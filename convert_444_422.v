==> flow/design.v <==
module convert_444_422(
    clk,
    r_in,
    g_in,
    b_in,
    hsync_in,
    vsync_in,
    de_in,
    r1_out,
    g1_out,
    b1_out,
    r2_out,
    g2_out,
    b2_out,
    pair_start_out,
    hsync_out,
    vsync_out,
    de_out
    );
input clk;
input[7:0] r_in;
input[7:0] g_in;
input[7:0] b_in;
input hsync_in;
input vsync_in;
input de_in;
output[8:0] r1_out;
output[8:0] g1_out;
output[8:0] b1_out;
output[8:0] r2_out;
output[8:0] g2_out;
output[8:0] b2_out;
output pair_start_out;
output hsync_out;
output vsync_out;
output de_out;
wire   clk;
wire  [7:0] r_in;
wire  [7:0] g_in;
wire  [7:0] b_in;
wire   hsync_in;
wire   vsync_in;
wire   de_in;
reg  [8:0] r1_out;
reg  [8:0] g1_out;
reg  [8:0] b1_out;
reg  [8:0] r2_out;
reg  [8:0] g2_out;
reg  [8:0] b2_out;
reg   pair_start_out;
reg   hsync_out;
reg   vsync_out;
reg   de_out;
reg [7:0] r_a;
reg [7:0] g_a;
reg [7:0] b_a;
reg  h_a;
reg  v_a;
reg  d_a;
reg  d_a_last;
reg  flag;
  always @(posedge clk) begin
    if((d_a == 1'b 1 && d_a_last == 1'b 0) || flag == 1'b 1) begin
      r2_out <= (({1'b 0,r_a}) + ({1'b 0,r_in}));
      g2_out <= (({1'b 0,g_a}) + ({1'b 0,g_in}));
      b2_out <= (({1'b 0,b_a}) + ({1'b 0,b_in}));
      flag <= 1'b 0;
      pair_start_out <= 1'b 1;
    end
    else begin
      flag <= 1'b 1;
      pair_start_out <= 1'b 0;
    end
    r1_out <= {r_a,1'b 0};
    b1_out <= {b_a,1'b 0};
    g1_out <= {g_a,1'b 0};
    hsync_out <= h_a;
    vsync_out <= v_a;
    de_out <= d_a;
    d_a_last <= d_a;
    r_a <= r_in;
    g_a <= g_in;
    b_a <= b_in;
    h_a <= hsync_in;
    v_a <= vsync_in;
    d_a <= de_in;
  end
endmodule
# Tool chain data of convert_444_422
# The steps from the RTL of convert_444_422 to its reports follow in flow order.
# Lines are those of the file above, counted from 1.
# A cell with -- has no value.
[setup]
design = "convert_444_422"
clock_port = "clk"
lib = "sky130hd"
corner = "tt_025C_1v80"

# Word-level counts
# Source: Yosys, flattened and elaborated, memories not mapped. Widths are those after wreduce; folded enables and synchronous resets count as part of the registers. Registers that Yosys merges into a memory's read port (data or address) are not register bits. Print and check cells do not count. Equal cells are merged and count once.
[classes]
n_addsub = 3
n_mux = 2
n_logic = 1
n_reduce_logical = 2
[ops]
columns = ["op", "count"]
rows = [
  ["adder 8 x 8 -> 9 bit", 3],
  ["two-way mux 1 bit", 2],
  ["logical AND 1 bit", 1],
  ["logical OR 1 bit", 1],
  ["inverter 1 bit", 1],
]
[bits]
reg_bits = 83
inputBits = 28
out_inout_bits = 58
wordCells = 25

# Depth
# Yosys ltp: most cells in a row. Word level: on the elaborated netlist, between registers, memories and ports. Mapped: between sequential cells and ports; inverters and the memories' decode and read muxes count.
[logic_depth]
word_depth = 4
abc_area = 0
mapped_depth = 8
ltp_nobuf = 8

# After synthesis
# Yosys stat after the flow's synthesis: flattened, memories mapped to cells. It holds for the ABC_AREA given above (unset counts as 0); a run with the other value may have another netlist.
# The area totals of this step are shown rounded.
[types]
columns = ["cell", "count", "area_total_um2"]
rows = [
  ["sky130_fd_sc_hd__dfxtp_1", 56, 1.12E+03],
  ["sky130_fd_sc_hd__edfxtp_1", 27, 810.778],
  ["sky130_fd_sc_hd__ha_1", 24, 300.288],
  ["sky130_fd_sc_hd__xnor2_1", 13, 113.859],
  ["sky130_fd_sc_hd__a21oi_2", 7, 61.309],
  ["sky130_fd_sc_hd__fa_1", 3, 60.058],
  ["sky130_fd_sc_hd__a21oi_1", 10, 50.048],
  ["sky130_fd_sc_hd__xor2_1", 5, 43.792],
  ["sky130_fd_sc_hd__inv_1", 11, 41.29],
  ["sky130_fd_sc_hd__a21o_1", 5, 37.536],
  ["sky130_fd_sc_hd__o21bai_1", 4, 30.029],
  ["sky130_fd_sc_hd__buf_4", 3, 22.522],
  ["sky130_fd_sc_hd__o21a_1", 3, 22.522],
  ["sky130_fd_sc_hd__nand2_1", 5, 18.768],
  ["sky130_fd_sc_hd__a311oi_2", 1, 15.014],
  ["sky130_fd_sc_hd__nor2_1", 4, 15.014],
  ["sky130_fd_sc_hd__o21ai_0", 3, 15.014],
  ["sky130_fd_sc_hd__o21ai_1", 3, 15.014],
]
# Not listed: further types 5, cells in them 7.
[mapped]
stdcells = 194
area_um2 = 2800
seqArea_um2 = 1900
ffs = 83
n_buf = 3

# Worst setup path after synthesis
# Source: OpenSTA report_checks on the synthesized netlist (no wires, ideal clock, input and output delay 20% of the period each), path of least setup slack; recovery checks are left aside. Register names are those of the netlist, which keeps one name where synthesis merged equal registers.
[synth_timing]
kind = "input port to flip-flop"
startpoint = "in b_in[0]"
endpoint = "reg b2_out[6]"
clock_period_ns = 2.21
input_delay_ns = 0.442
setup_time_ns = 0.258
launch_ns = 0.442
arrival_time_ns = 1.588
required_ns = 1.952
path_slack_ns = 0.364
delay_ns = 1.404
driving_pins = 8
path_buffers = 0
period_less_setup_slack_ns = 1.846
# "delay_ns" = arrival - input delay + setup time.
# "driving_pins": output pins that drive a net of the path, with the launching flip-flop's if there is one; two outputs of one cell count as two.
# "period_less_setup_slack_ns" = period - worst setup slack (recovery checks aside). The figure is calculated, with input and output delays left at 20% of the set period.
# Between the ends stands the longest chain of elaborated cells between them, by number of cells; it is not shown to be the way that was timed. Of several equally long chains one is given.
# Each line given opens the expression or statement behind the cell; cells for indexed reads and writes are added by Yosys, which also makes memories of some case tables.
[synth_between]
cell_sequence = "sky130_fd_sc_hd__ha_1 -> sky130_fd_sc_hd__inv_1 -> sky130_fd_sc_hd__fa_1 -> sky130_fd_sc_hd__nor2b_1 -> sky130_fd_sc_hd__o21ai_1 -> sky130_fd_sc_hd__a21oi_1 -> sky130_fd_sc_hd__nor3b_2 -> sky130_fd_sc_hd__xnor2_1"
elab_chain_cells = 1
cone_cells = 1
lines_between = 1
cone_classes = "add/sub: 1"
[synth_lines]
columns = ["item", "line_no", "source"]
rows = [
  ["from (decl)", 23, "input[7:0] b_in;"],
  ["adder 8 x 8 -> 9 bit", 66, "b2_out <= (({1'b 0,b_a}) + ({1'b 0,b_in}));"],
  ["to (assign)", 66, ""],
  ["to (decl)", 32, "output[8:0] b2_out;"],
]

Subject: flow runs of convert_444_422

Hi,

Below are 2 stored runs of the flow (Yosys, OpenROAD; platform sky130hd) on convert_444_422, each with its settings, unordered. Constraints: input delay and output delay 20% of the set period each, output load 0.01 pF.

# stored run 1
==> flow/run.sh <==
#!/bin/bash
# the make line also repeats the synthesis and layout settings of config.mk as NAME=value (left out here)
make -C /OpenROAD-flow-scripts/flow DESIGN_CONFIG=/design/flow/config.mk WORK_HOME=/design/flow/orfs CLKGATE_MAP_FILE= finish
==> flow/config.mk <==
export PLATFORM = sky130hd
export DESIGN_NAME = convert_444_422
export DESIGN_NICKNAME = convert_444_422
export VERILOG_FILES = /design/flow/design.v
export SDC_FILE = /design/flow/constraint.sdc
export NUM_CORES = 4
export LEC_CHECK = 0
export CAP_MARGIN = 20
export CELL_PAD_IN_SITES_DETAIL_PLACEMENT = 1
export CELL_PAD_IN_SITES_GLOBAL_PLACEMENT = 3
export CORE_MARGIN = 2
export CORE_UTILIZATION = 60
export CTS_CLUSTER_DIAMETER = 251
export PLACE_DENSITY_LB_ADDON = 0.1
export SETUP_SLACK_MARGIN = 0.13
export SLEW_MARGIN = 20
export TNS_END_PERCENT = 40
==> flow/constraint.sdc <==
create_clock -name core_clock -period 2.26 [get_ports {clk}]
set_input_delay 0.4520 -clock core_clock [delete_from_list [all_inputs] [get_ports {clk}]]
set_output_delay 0.4520 -clock core_clock [all_outputs]
set_load 0.01 [all_outputs]

==> stored run 1: results <==
outcome="incomplete, placement halted on FLW-0024"

# stored run 2
==> flow/run.sh <==
#!/bin/bash
# the make line also repeats the synthesis and layout settings of config.mk as NAME=value (left out here)
make -C /OpenROAD-flow-scripts/flow DESIGN_CONFIG=/design/flow/config.mk WORK_HOME=/design/flow/orfs CLKGATE_MAP_FILE= finish
==> flow/config.mk <==
export PLATFORM = sky130hd
export DESIGN_NAME = convert_444_422
export DESIGN_NICKNAME = convert_444_422
export VERILOG_FILES = /design/flow/design.v
export SDC_FILE = /design/flow/constraint.sdc
export NUM_CORES = 4
export LEC_CHECK = 0
export CAP_MARGIN = 20
export CELL_PAD_IN_SITES_DETAIL_PLACEMENT = 2
export CORE_MARGIN = 8
export CORE_UTILIZATION = 63
export CTS_CLUSTER_DIAMETER = 175
export GPL_ROUTABILITY_DRIVEN = 1
export GPL_TIMING_DRIVEN = 1
export PLACE_DENSITY_LB_ADDON = 0.27
export SETUP_SLACK_MARGIN = 0.42
export SLEW_MARGIN = 20
==> flow/constraint.sdc <==
create_clock -name core_clock -period 1.87 [get_ports {clk}]
set_input_delay 0.3740 -clock core_clock [delete_from_list [all_inputs] [get_ports {clk}]]
set_output_delay 0.3740 -clock core_clock [all_outputs]
set_load 0.01 [all_outputs]

==> stored run 2: results <==
outcome="incomplete, placement halted on a tool error"

Regards
